==> flow/design.v <==
`timescale 1us/100ns
module saradc(
  input clock,reset,
  input nStartCnv,
  input CompOut,
  output reg SH, nEndCnv,
  output reg [4:0] B,
  output reg [4:0] dataOut);
  reg [5:0] state;   
  localparam [4:0]      
  sReset = 5'd0,
  sWaitForStart = 5'd1,
  sSample = 5'd2,
  sHold = 5'd3,
  sB4High = 5'd4,
  sB4Check = 5'd5,  
  sB4Wait = 5'd6,
  sB3High = 5'd7,
  sB3Check = 5'd8,  
  sB3Wait = 5'd9,
  sB2High = 5'd10,
  sB2Check = 5'd11,  
  sB2Wait = 5'd12,
  sB1High = 5'd13,
  sB1Check = 5'd14,  
  sB1Wait = 5'd15,
  sB0High = 5'd16,
  sB0Check = 5'd17,  
  sB0Wait = 5'd18,
  sStore = 5'd19,
  sDone = 5'd20;
  always @(posedge clock or negedge reset)
     begin
       if(reset == 0)
         begin
           state <= sReset;
           nEndCnv <= 1'b0;
           dataOut <= 5'd0;
           SH <= 1'b0;
           B <= 5'd0;
         end 
       else 
         begin
         case(state)
           sReset:  
             state <= sWaitForStart;
           sWaitForStart:  
             if(nStartCnv == 0) 
               state <= sSample;
           sSample:  
             begin
               SH <= 1'b1;
               B <= 5'b11111;
               nEndCnv <= 1'b1;
               state <= sHold;
             end
           sHold:
             begin
               SH <= 1'b0;
               B <= 5'b00000;
               state <= sB4High;  
             end
           sB4High:
             begin 
               B[4] <= 1'b1;
               state <= sB4Check;
             end
           sB4Check:
             begin
               if(CompOut)
                 B[4] <= 1'b0; 
               state <= sB4Wait;
             end
           sB4Wait:
             state <= sB3High;
           sB3High:
             begin 
               B[3] <= 1'b1;
               state <= sB3Check;
             end
           sB3Check:
             begin
               if(CompOut)
                 B[3] <= 1'b0; 
               state <= sB3Wait;
             end
           sB3Wait:
             state <= sB2High;
           sB2High:
             begin 
               B[2] <= 1'b1;
               state <= sB2Check;
             end
           sB2Check:
             begin
               if(CompOut)
                 B[2] <= 1'b0; 
               state <= sB2Wait;
             end
           sB2Wait:
             state <= sB1High;
           sB1High:
             begin 
               B[1] <= 1'b1;
               state <= sB1Check;
             end
           sB1Check:
             begin
               if(CompOut)
                 B[1] <=1'b0;
               state <= sB0Wait;
             end
           sB1Wait:
               state <= sB0High;
           sB0High:
             begin 
               B[0] <= 1'b1;
               state <= sB0Check;
             end
           sB0Check:
             begin
               if(CompOut)
                 B[0] <=1'b0;
               state <= sB0Wait;
             end
           sB0Wait:
             state <= sStore; 
           sStore:
            begin
             dataOut <= B;
             state <= sDone;
            end  
           sDone:
            begin
             nEndCnv <= 1'b0;
             state <= sWaitForStart;
            end 
         endcase
       	end
 	   end
endmodule 
* From RTL to reports: saradc
The steps from the RTL of saradc to its reports follow in flow order.
Lines are those of the file above, counted from 1.
Cell names lack the library's common part.
Not given: n/a
- Design top :: saradc
- Clock port :: clock
- Library :: sky130hd
- Corner :: tt_025C_1v80

* Elaborated design
Counts by Yosys on the flattened word-level netlist (proc, flatten, opt, wreduce; memories kept). Register bits leave out memories and registers merged into their read ports (data or address). Print and check cells are left out. Cells with the same type and inputs are merged into one.
- Register bits :: 18
- Bits in latches :: 0
- Bits in writable memories :: 0
- Memory bits (read-only) :: 0
- Clocked read ports x word width :: 0
- Memories :: 0
- Input port bits :: 4
- Output and inout bits :: 12
- Cells after elaboration :: 67
- Add/subtract/negate cells :: 0
- $mul :: 0
- Divide/modulo/power cells :: 0
- Magnitude comparators :: 0
- Equal/unequal tests :: 26
- Shift operators :: 0
- Muxes and demuxes :: 10
- Bitwise operators :: 0
- Reductions and logical operators :: 22
** Operators by type and width (number)
- 6-bit case mux with 19-bit select :: 1
- 6-bit by 4-bit equality test with 1-bit output with constant B :: 8
- 6-bit by 5-bit equality test with 1-bit output with constant B :: 5
- 6-bit by 3-bit equality test with 1-bit output with constant B :: 4
- 19-bit nonzero test :: 1
- 3-bit nonzero test :: 5
- 1-bit case mux with 3-bit select :: 5
- 2-bit OR reduction :: 7
- 2-bit inequality test with constant B :: 6
- 2-bit AND reduction :: 6
- 6-bit by 2-bit equality test with 1-bit output with constant B :: 2
- 6-bit by 1-bit equality test with 1-bit output with constant B :: 1
- 6-bit logical NOT :: 1
- 6-bit two-way mux :: 1
- 2-bit nonzero test :: 2
- 1-bit case mux with 2-bit select :: 2
- 1-bit two-way mux :: 1

* Depth
Yosys ltp: most cells in a row. Word level: on the elaborated netlist, between registers, memories and ports. Mapped: between sequential cells and ports; inverters and the memories' decode and read muxes count.
- Depth after elaboration :: 4
- ABC_AREA :: 0
- Gate-level depth with buffers :: 2

* Synthesis result
Source: synth_stat.txt of the flow (Yosys; design flattened, memories mapped). It holds for the ABC_AREA given above (unset counts as 0); a run with the other value may have another netlist.
Totals and module areas in this step are rounded.
- Standard cells after synthesis :: 58
- Mapped area :: 940 um^2
- Sequential part of the area :: 730 um^2
- Mapped flip-flops :: 29
- Buffer cells :: 1
** Cells by type
- dfrtp_1 :: number 28, area in all 700.672 um^2
- mux2_2 :: number 5, area in all 56.304 um^2
- mux2i_1 :: number 4, area in all 40.038 um^2
- o2bb2ai_1 :: number 4, area in all 35.034 um^2
- nor2b_1 :: number 5, area in all 31.28 um^2
- nor2_1 :: number 8, area in all 30.029 um^2
- dfstp_2 :: number 1, area in all 26.275 um^2
- a211o_1 :: number 1, area in all 8.758 um^2
- buf_4 :: number 1, area in all 7.507 um^2
- conb_1 :: number 1, area in all 3.754 um^2

* Timing after synthesis
Path of least setup slack by OpenSTA after synthesis, without wires, with an ideal clock, recovery checks aside; 20% of the period is set as input and as output delay. Where synthesis merged equal registers, the netlist keeps one of their names.
- Kind :: register to register
- From :: register state
- To :: register dataOut[0]
- Clock period :: 0.966 ns
- Library setup time :: 0.125 ns
- Launch time at the first pin :: 0.000 ns
- Data arrival time :: 0.746 ns
- Path slack :: 0.095 ns
- Delay of the path :: 0.871 ns
- Stages on the path :: 2
- Buffers on the path :: 0
- Synthesis period reached :: 0.871 ns
"delay of the path" is the arrival time less input delay plus setup time.
"stages on the path" counts driving pins, that of a launching flip-flop among them; a cell with two outputs on the path counts twice.
"synthesis period reached" is the clock period less the worst setup slack; recovery checks do not enter. This is arithmetic on one report: input and output delays are still those of the set period (20% each).
An end named without its bit number is one bit of that signal or, where synthesis recoded a state register, one of its new flip-flops.
The rows between start and end are the longest chain of elaborated cells between them; the timing report does not say that the signal goes this way. Where chains are equally long, one stands for them.
Each line given opens the expression or statement behind the cell; cells for indexed reads and writes are added by Yosys, which also makes memories of some case tables.
At most two assigning lines are given for a register; there are more.
- Cells stage by stage :: dfrtp_1 mux2_2
- Length of the longest elaborated chain :: 1
- Elaborated cells on any way between the ends :: 1
- RTL lines with such cells :: 1
- Those cells by class :: eq/ne (1)
** RTL lines, path after synthesis
- from (decl) :: RTL line 9 : reg [5:0] state;
- from (assign) :: RTL line 36 : state <= sReset;
- from (assign) :: RTL line 46 : state <= sWaitForStart;
- 6-bit by 5-bit equality test with 1-bit output :: RTL line 44 : case(state)
- to (assign) :: RTL line 38 : dataOut <= 5'd0;
- to (assign) :: RTL line 130 : dataOut <= B;
- to (decl) :: RTL line 8 : output reg [4:0] dataOut);

* Worst path after layout
From the final timing report of flow run 2: the path of least setup slack in the routed layout; clock arrival at registers is part of the times.
- Kind :: register to output
- From :: register dataOut[3]
- To :: output dataOut[3]
- Clock period :: 1.24 ns
- Launch time at the first pin :: 0.31 ns
- Data arrival time :: 0.93 ns
- Path slack :: 0.06 ns
- Stages on the path :: 2
- Buffers on the path :: 1
- Cells stage by stage :: dfrtp_1 clkdlybuf4s15_1
- Length of the longest elaborated chain :: 0
- Elaborated cells on any way between the ends :: 0
- RTL lines with such cells :: 0
** RTL lines, path post-layout
- from (decl) :: RTL line 8 : output reg [4:0] dataOut);
- from (assign) :: RTL line 38 : dataOut <= 5'd0;
- from (assign) :: RTL line 130 : dataOut <= B;
- to (decl) :: RTL line 8

Memo
Re: implementation data of saradc

Module saradc, platform sky130hd: 2 stored runs of the flow (Yosys, OpenROAD) with differing settings, in no particular order. Input and output delays are each 20% of the period that was set; the output load is 0.01 pF.
"achieved clock period": clock period set for the run, less the worst setup slack. It is reckoned from that one timing run; input and output delays stay at 20% of the period that was set.
By "critical setup path time" is meant the share of the clock period that the worst setup path is allowed (20% is reserved at inputs, 20% at outputs), minus its slack. Clock arrival times at its registers enter into it.
By "power" is meant OpenSTA's value without simulated activity: inputs other than the clock are taken to toggle once in ten clock periods, and the tool carries that through the logic.
The results are shown rounded.

** Flow run 1
- Settings :: period_ns=1.18; CORE_UTILIZATION=70; SETUP_SLACK_MARGIN=0.25; PLACE_DENSITY_LB_ADDON=0.05; CELL_PAD_IN_SITES_GLOBAL_PLACEMENT=2; TNS_END_PERCENT=30; GPL_TIMING_DRIVEN=0; GPL_ROUTABILITY_DRIVEN=0; CTS_CLUSTER_DIAMETER=81; CAP_MARGIN=20; CORE_MARGIN=2; SLEW_MARGIN=20
- Outcome :: unfinished; error FLW-0024 in placement

** Flow run 2
- Settings :: period_ns=1.24; CAP_MARGIN=20; CORE_MARGIN=2; CORE_UTILIZATION=40; SLEW_MARGIN=20
- Power :: 1900 uW
- Standard-cell area after layout :: 1200 um^2
- Utilization after layout :: 54 %
- Summed negative setup slack :: 0.000 ns
- Worst slack on setup checks :: 0.065 ns
- Critical setup path time :: 0.93 ns
- Kind of the worst setup path :: register to output
- Achieved clock period :: 1.175 ns
- Post-synthesis cell area :: 940 um^2
- Die outline area :: 2800 um^2
